==> flow/design.v <==
module camac_rm(
					 SYSCLK,
					 ENC,SNC,TRIG1,TRIG2,RSV2IN,LOCK,
					 BSYOUT,RSV2OUT,BSY1IN,BSY2IN,LATCH,REGIN,
					 CRDATA,F,A,S1,S2,C,N,B,Z,I,
					 CWDATA,OE,X,L,Q,
					 LED1,LED2,LED3
              );
	input         SYSCLK;        
	input [13:0]  ENC;           
	input [9:0]   SNC;           
	input         TRIG1;         
	input         TRIG2;         
	input         LOCK;          
	output        BSYOUT;
	output        RSV2OUT;
	input         RSV2IN;        
	input         BSY1IN;        
	input         BSY2IN;        
	input         LATCH;         
	input [15:0]  REGIN;         
	input [7:0]   CWDATA;        
	input [4:0]   F;             
	input [3:0]   A;             
	input         S1;            
	input         S2;            
	input         C;             
	input         N;             
	input         B;             
	input         Z;             
	input			  I;             
	output [15:0] CRDATA;        
	output        OE;            
	output        X;             
	output        Q;             
	output        L;             
   output        LED1;         
	output        LED2;         
	output        LED3;         
	reg  [15:0] camac_reg0 =16'd0;   
	reg  [15:0] camac_reg1 =16'd0;   
	reg  [15:0] camac_reg2 =16'd0;   
	reg  [15:0] camac_reg3 =16'd0;   
	reg  [15:0] camac_reg4 =16'd0;   
	reg  [15:0] camac_reg5 =16'd0;   
   wire clear;    
	wire init;     
	assign RSV2OUT  = RSV2IN;
	assign BSYOUT   = BSY1IN | BSY2IN;
	wire strig2;
	async_input_sync sync2(SYSCLK, TRIG2, strig2);
	ledon led1( SYSCLK, TRIG1, LED1 );
	ledon led2( SYSCLK, TRIG2, LED2 );
	ledon led3( SYSCLK, BSY1IN | BSY2IN, LED3 );
	reg [1:0] trig2_e=2'd0;
	always @ (posedge SYSCLK) begin
		trig2_e <= {trig2_e[0],strig2};
	end
	always @ (posedge SYSCLK) begin
	   if( clear | init ) begin
		   camac_reg0 <= 16'd0;
			camac_reg1 <= 16'd0;
			camac_reg5 <= 16'd0;
		end
		else if( trig2_e==2'b01 && !I ) begin
			camac_reg0 <= {LOCK, 3'd0, ENC[13:2]};
			camac_reg1 <= {LOCK, 7'd0, SNC[7:0]};
			camac_reg5 <= 16'd1;
		end
	end
	wire slatch;
	async_input_sync sync3(SYSCLK, LATCH, slatch);
	reg [1:0] latch_e=2'd0;
	always @ (posedge SYSCLK) begin
		latch_e <= {latch_e[0],slatch};
	end
	always @ (posedge SYSCLK) begin
		if( clear | init ) camac_reg4 <= 16'd0;
		if( latch_e==2'b01 && !I ) camac_reg4 <= REGIN;
	end
   assign L = 1'b1;
   wire ss1, ss2, sn;
	async_input_sync sync4(SYSCLK, S1, ss1);
	async_input_sync sync5(SYSCLK, S2, ss2);
	async_input_sync sync6(SYSCLK, N, sn);
	reg [1:0] s1_e=2'd0;
	reg [1:0] n_e=2'd0;
	always @ (posedge SYSCLK) begin
		s1_e <= {s1_e[0],ss1 & B & N};
		n_e <= {n_e[0],sn & B};
	end
	assign clear = C & B & ss2;
	assign init  = Z & B & ss2;
	reg Q = 1'b1;
	reg X = 1'b1;
	reg OE= 1'b1;
	always @ ( posedge SYSCLK ) begin
		if ( clear | init ) begin
				X			<=	1'b1;
				Q			<=	1'b1;
				OE 		<=	1'b1;
		end
		else if ( n_e == 2'b11 ) begin
				case ( {F,A} )
					{5'd0, 4'd0}: begin
											X			<=	1'b0;
											Q			<=	1'b0;
											OE 		<=	1'b0;
					              end
					{5'd0, 4'd1}: begin
											X			<=	1'b0;
											Q			<=	1'b0;
											OE 		<=	1'b0;
					              end
					{5'd0, 4'd2}: begin
											X			<=	1'b0;
											Q			<=	1'b0;
											OE 		<=	1'b0;
					              end
					{5'd0, 4'd3}: begin
											X			<=	1'b0;
											Q			<=	1'b0;
											OE 		<=	1'b0;
					              end
					{5'd0, 4'd4}: begin
											X			<=	1'b0;
											Q			<=	1'b0;
											OE 		<=	1'b0;
					              end
					{5'd0, 4'd5}: begin
											X			<=	1'b0;
											Q			<=	1'b0;
											OE 		<=	1'b0;
					              end				  
               {5'd16, 4'd3}: begin
											X			<=	1'b0;
											Q			<=	1'b0;
											OE 		<=	1'b1;
					              end
					default: begin
											X			<=	1'b1;
											Q			<=	1'b1;
											OE 		<=	1'b1;
					              end
			  endcase
		end
		else begin
			   X			<=	1'b1;
			   Q			<=	1'b1;
				OE 		<=	1'b1;
		end
	end
	assign CRDATA	=	~( camac_data_select( {F,A}, camac_reg0, camac_reg1, camac_reg2, camac_reg3, camac_reg4, camac_reg5 ) );
	function [15:0] camac_data_select;
	input [8:0]  FA;
	input [15:0] camac_reg0, camac_reg1, camac_reg2, camac_reg3, camac_reg4, camac_reg5;
		case ( FA )
			{5'd0,4'd0}:			camac_data_select = camac_reg0;
			{5'd0,4'd1}:			camac_data_select = camac_reg1;
			{5'd0,4'd2}:			camac_data_select = camac_reg2;
			{5'd0,4'd3}:			camac_data_select = camac_reg3;
			{5'd0,4'd4}:			camac_data_select = camac_reg4;
			{5'd0,4'd5}:			camac_data_select = camac_reg5;
			default:					camac_data_select = 16'd0;
		endcase
	endfunction
	always @ (posedge SYSCLK) begin
	   if( clear | init ) begin
		   camac_reg2 <= 16'd0;
		end
		else if( n_e==2'b01 ) begin
			if({F,A}=={5'd0, 4'd2}) camac_reg2 <= camac_reg2 + 16'd1;
		end
	end
	always @ (posedge SYSCLK) begin
	   if( clear | init ) begin
		   camac_reg3 <= 16'd0;
		end
		else if( s1_e==2'b01 ) begin
			if({F,A}=={5'd16, 4'd3}) camac_reg3 <= {8'd0, CWDATA};
		end
	end
endmodule
module ledon(clk, in, out);
	input  clk,in;
	output reg out=1'b0;
	reg [15:0] counter  = 16'd0;
	parameter  maxcount = 50000;  
	always @ ( posedge clk )	begin
	   if ( in ) begin
				out     <= 1'b1;
				counter <= 16'd1;
		end
		else if ( counter > maxcount )	begin
				out     <= 1'b0;
				counter <= 16'd0;
		end
		else if ( counter > 16'd0 ) begin
				out	  <= 1'b1;
				counter <= counter + 16'd1;
		end
		else begin
				out     <= 1'b0;
				counter <= 16'd0;
		end
	end
endmodule
module async_input_sync(
   input clk,
   (* TIG="TRUE", IOB="FALSE" *) input async_in,
   output reg sync_out
);
   (* ASYNC_REG="TRUE", SHIFT_EXTRACT="NO", HBLKNM="sync_reg" *) reg [1:0] sreg;                                                                           
   always @(posedge clk) begin
     sync_out <= sreg[1];
     sreg <= {sreg[0], async_in};
   end
endmodule
From RTL to reports: camac_rm:

What the tools print for camac_rm, step after step.
Line numbers count from 1 in the design file above.
Operators carry their Yosys type and port widths (W data, S select, Z words).
Cell names lack the library's common part.
A cell with - has no value.

* top module: camac_rm
* clock input: SYSCLK
* library: sky130hd
* timing corner: tt_025C_1v80

Elaborated design:

Yosys after proc, flatten, opt, wreduce and memory -nomap, before mapping. Memory bits, and registers merged into a memory's read port (data or address), are not among the register bits. Print and check cells are not counted. Equal cells are merged and count once.

* bits in registers: 139
* latch bits: 0
* memory bits (writable): 0
* ROM bits: 0
* clocked read ports x word width: 0
* memories: 0
* word-level cells: 96

* $add $sub $neg: 4
* $mul: 0
* divide/modulo/power cells: 0
* $lt $le $gt $ge: 6
* equal/unequal tests: 11
* shifts and indexed selects: 0
* mux-type cells: 17
* bitwise logic cells: 14
* reductions and logical operators: 13

Operators with widths (count)
* $pmux W16 S6: 1
* $add A16 B1 Y16 const B: 4
* $gt A16 B1 Y1 const B: 3
* $gt A16 B16 Y1 const B: 3
* $mux W16: 2
* $eq A9 B2 Y1 const B: 2
* $eq A9 B3 Y1 const B: 2
* $not A16 Y16: 1
* $mux W1: 14
* $reduce_or A3 Y1: 3
* $eq A9 B1 Y1 const B: 1
* $eq A9 B9 Y1 const B: 1
* $logic_not A9 Y1: 1
* $eq A2 B1 Y1 const B: 4
* $and A1 B1 Y1: 7
* $reduce_or A7 Y1: 1
* $reduce_or A6 Y1: 1
* $not A1 Y1: 4
* $reduce_and A2 Y1: 2
* $or A1 B1 Y1: 2
* $logic_and A1 B1 Y1: 2
* $eq A2 B2 Y1 const B: 1
* $reduce_bool A2 Y1: 1
* $reduce_or A2 Y1: 1
* $logic_not A1 Y1: 1

Depth:

Yosys ltp: most cells in a row. Word level: on the elaborated netlist, between registers, memories and ports. Mapped: between sequential cells and ports; inverters and the memories' decode and read muxes count.

* word-level depth: 5
* ABC_AREA: 0
* gate-level depth with buffers: 8
* mapped depth without buffers: 6

Synthesis result:

Yosys stat after the flow's synthesis: flattened, memories mapped to cells. It holds for the ABC_AREA given above (unset counts as 0); a run with the other value may have another netlist.

* cells in the netlist: 653
* mapped area: 6084.6 µm²
* flip-flop cells: 138
* buffer cells: 35

Cells by type
* dfxtp_1: count 122, total area 2.44E+03 µm²
* edfxtp_1: count 16, total area 480.461 µm²
* nand2_1: count 67, total area 251.491 µm²
* mux2i_1: count 25, total area 250.24 µm²
* xnor2_1: count 28, total area 245.235 µm²
* a21oi_1: count 38, total area 190.182 µm²
* nor3_1: count 34, total area 170.163 µm²
* nor2_1: count 39, total area 146.39 µm²
* nand3_1: count 25, total area 125.12 µm²
* nand4_1: count 20, total area 125.12 µm²
* and2_1: count 18, total area 112.608 µm²
* nor4_1: count 17, total area 106.352 µm²
* nor3_2: count 10, total area 100.096 µm²
* inv_1: count 25, total area 93.84 µm²
* ha_1: count 7, total area 87.584 µm²
* xor2_1: count 9, total area 78.826 µm²
* clkbuf_1: count 20, total area 75.072 µm²
* o31ai_1: count 10, total area 75.072 µm²

Not listed: further types 41, cells in them 123.
By module: a second synthesis without flattening, with its own total; a netlist apart from the flattened one above.

* cells (unflattened synthesis): 648
* area (unflattened synthesis): 6287.3 µm²

Rows give one instance, submodules left out.

Modules
* camac_rm: times used 1, cells 336, area 3228.1 µm², sequential area 1601.5 µm²
* ledon: times used 3, cells 99, area 919.6 µm², sequential area 340.3 µm²
* async_input_sync: times used 5, cells 3, area 60.1 µm², sequential area 60.1 µm²

Timing after synthesis:

Source: OpenSTA report_checks on the synthesized netlist (no wires, ideal clock, input and output delay 20% of the period each), path of least setup slack; recovery checks are left aside. Register names are those of the netlist, which keeps one name where synthesis merged equal registers.

* path kind: input port to output port
* start: input port F[1]
* end: output port CRDATA[13]
* clock period: 2.65 ns
* external input delay: 0.530 ns
* output delay: 0.530 ns
* time at the first pin: 0.530 ns
* arrival time: 2.046 ns
* path slack: 0.074 ns
* delay of the path: 1.516 ns
* stages on the path: 5
* buffers on the path: 2
* synthesis period reached: 2.576 ns

"delay of the path" is the arrival time less input delay plus setup time.
At an output port there is no setup time.
"stages on the path" counts driving pins, that of a launching flip-flop among them; a cell with two outputs on the path counts twice.
"synthesis period reached" = period - worst setup slack (recovery checks aside). The figure is calculated, with input and output delays left at 20% of the set period.
Between the ends stands the longest chain of elaborated cells between them, by number of cells; it is not shown to be the way that was timed. Of several equally long chains one is given.
A line is the first line of the expression or statement that the cell stems from. Yosys adds cells for indexed reads and writes and turns some case tables into memories.

* cells stage by stage: or4_1 -> buf_2 -> nor4_2 -> clkbuf_1 -> a22oi_1
* length of the longest elaborated chain: 3
* elaborated cells on any way between the ends: 8
* classes of those cells: eq/ne (5); mux (1); logic (1); reduce/logical (1)

RTL lines, path post-synthesis
* from (decl): line 23 `input [4:0] F;`
* $eq A9 B3 Y1: line 157 `case ( FA )`
* $pmux W16 S6: line 157
* $not A16 Y16: line 153 `assign CRDATA = ~( camac_data_select( {F,A}, camac_reg0, camac_reg1, camac_reg2, camac_reg3, camac_reg4, camac ...`
* to (decl): line 32 `output [15:0] CRDATA;`

Worst path after layout:

From the final timing report of stored run 1: the path of least setup slack in the routed layout; clock arrival at registers is part of the times.

* path kind: input port to output port
* start: input port F[2]
* end: output port CRDATA[5]
* clock period: 2.86 ns
* external input delay: 0.57 ns
* output delay: 0.57 ns
* time at the first pin: 0.57 ns
* arrival time: 2.09 ns
* path slack: 0.20 ns
* stages on the path: 9
* buffers on the path: 6

Between the ends stands the longest chain of elaborated cells between them, by number of cells; it is not shown to be the way that was timed. Of several equally long chains one is given.

* cells stage by stage: buf_6 -> or4_4 -> buf_4 -> buf_6 -> nor2_4 -> buf_6 -> buf_8 -> a22oi_2 -> buf_2
* length of the longest elaborated chain: 3
* elaborated cells on any way between the ends: 8
* classes of those cells: eq/ne (5); mux (1); logic (1); reduce/logical (1)

RTL lines, path post-layout
* from (decl): line 23 `input [4:0] F;`
* $eq A9 B3 Y1: line 157 `case ( FA )`
* $pmux W16 S6: line 157
* $not A16 Y16: line 153 `assign CRDATA = ~( camac_data_select( {F,A}, camac_reg0, camac_reg1, camac_reg2, camac_reg3, camac_reg4, camac ...`
* to (decl): line 32 `output [15:0] CRDATA;`

--- measured runs ---
Flow measurements of camac_rm on sky130hd: 2 stored runs with different settings, listed in no order. Input and output delays are each 20% of the period that was set; the output load is 0.01 pF.
By "total design power" is meant OpenSTA's value without simulated activity: inputs other than the clock are taken to toggle once in ten clock periods, and the tool carries that through the logic.

### Stored run 1

==> flow/run.sh <==
#!/bin/bash
# the make line also repeats the synthesis and layout settings of config.mk as NAME=value (left out here)
make -C /OpenROAD-flow-scripts/flow DESIGN_CONFIG=/design/flow/config.mk WORK_HOME=/design/flow/orfs CLKGATE_MAP_FILE= finish
==> flow/config.mk <==
export PLATFORM = sky130hd
export DESIGN_NAME = camac_rm
export DESIGN_NICKNAME = camac_rm
export VERILOG_FILES = /design/flow/design.v
export SDC_FILE = /design/flow/constraint.sdc
export NUM_CORES = 4
export LEC_CHECK = 0
export ABC_AREA = 0
export CAP_MARGIN = 10
export CELL_PAD_IN_SITES_DETAIL_PLACEMENT = 0
export CORE_MARGIN = 3
export CORE_UTILIZATION = 65
export PLACE_DENSITY = 0.37
export SETUP_SLACK_MARGIN = 0.57
export SLEW_MARGIN = 20
==> flow/constraint.sdc <==
create_clock -name core_clock -period 2.86 [get_ports {SYSCLK}]
set_input_delay 0.5720 -clock core_clock [delete_from_list [all_inputs] [get_ports {SYSCLK}]]
set_output_delay 0.5720 -clock core_clock [all_outputs]
set_load 0.01 [all_outputs]

Results of stored run 1:
- Total design power: 4.612 mW
- Setup slack of the worst path: 0.198 ns
- Final design utilization: 0.896
- Die size: 10557.6 µm²
- Netlist area reported by Yosys: 6084.6 µm²

### Stored run 2

==> flow/run.sh <==
#!/bin/bash
# the make line also repeats the synthesis and layout settings of config.mk as NAME=value (left out here)
make -C /OpenROAD-flow-scripts/flow DESIGN_CONFIG=/design/flow/config.mk WORK_HOME=/design/flow/orfs CLKGATE_MAP_FILE= finish
==> flow/config.mk <==
export PLATFORM = sky130hd
export DESIGN_NAME = camac_rm
export DESIGN_NICKNAME = camac_rm
export VERILOG_FILES = /design/flow/design.v
export SDC_FILE = /design/flow/constraint.sdc
export NUM_CORES = 4
export LEC_CHECK = 0
export CAP_MARGIN = 5
export CELL_PAD_IN_SITES_GLOBAL_PLACEMENT = 3
export CORE_ASPECT_RATIO = 1.02
export CORE_MARGIN = 5
export CORE_UTILIZATION = 38
export CTS_CLUSTER_SIZE = 23
export GPL_ROUTABILITY_DRIVEN = 0
export GPL_TIMING_DRIVEN = 0
export PLACE_DENSITY = 0.79
export SETUP_SLACK_MARGIN = -0.02
export SLEW_MARGIN = 5
export TNS_END_PERCENT = 75
==> flow/constraint.sdc <==
create_clock -name core_clock -period 5.08 [get_ports {SYSCLK}]
set_input_delay 1.0160 -clock core_clock [delete_from_list [all_inputs] [get_ports {SYSCLK}]]
set_output_delay 1.0160 -clock core_clock [all_outputs]
set_load 0.01 [all_outputs]

Results of stored run 2:
- Total design power: 2.716 mW
- Setup slack of the worst path: 0.237 ns
- Final design utilization: 0.503
- Die size: 18643.0 µm²
- Netlist area reported by Yosys: 6084.6 µm²
--- end ---
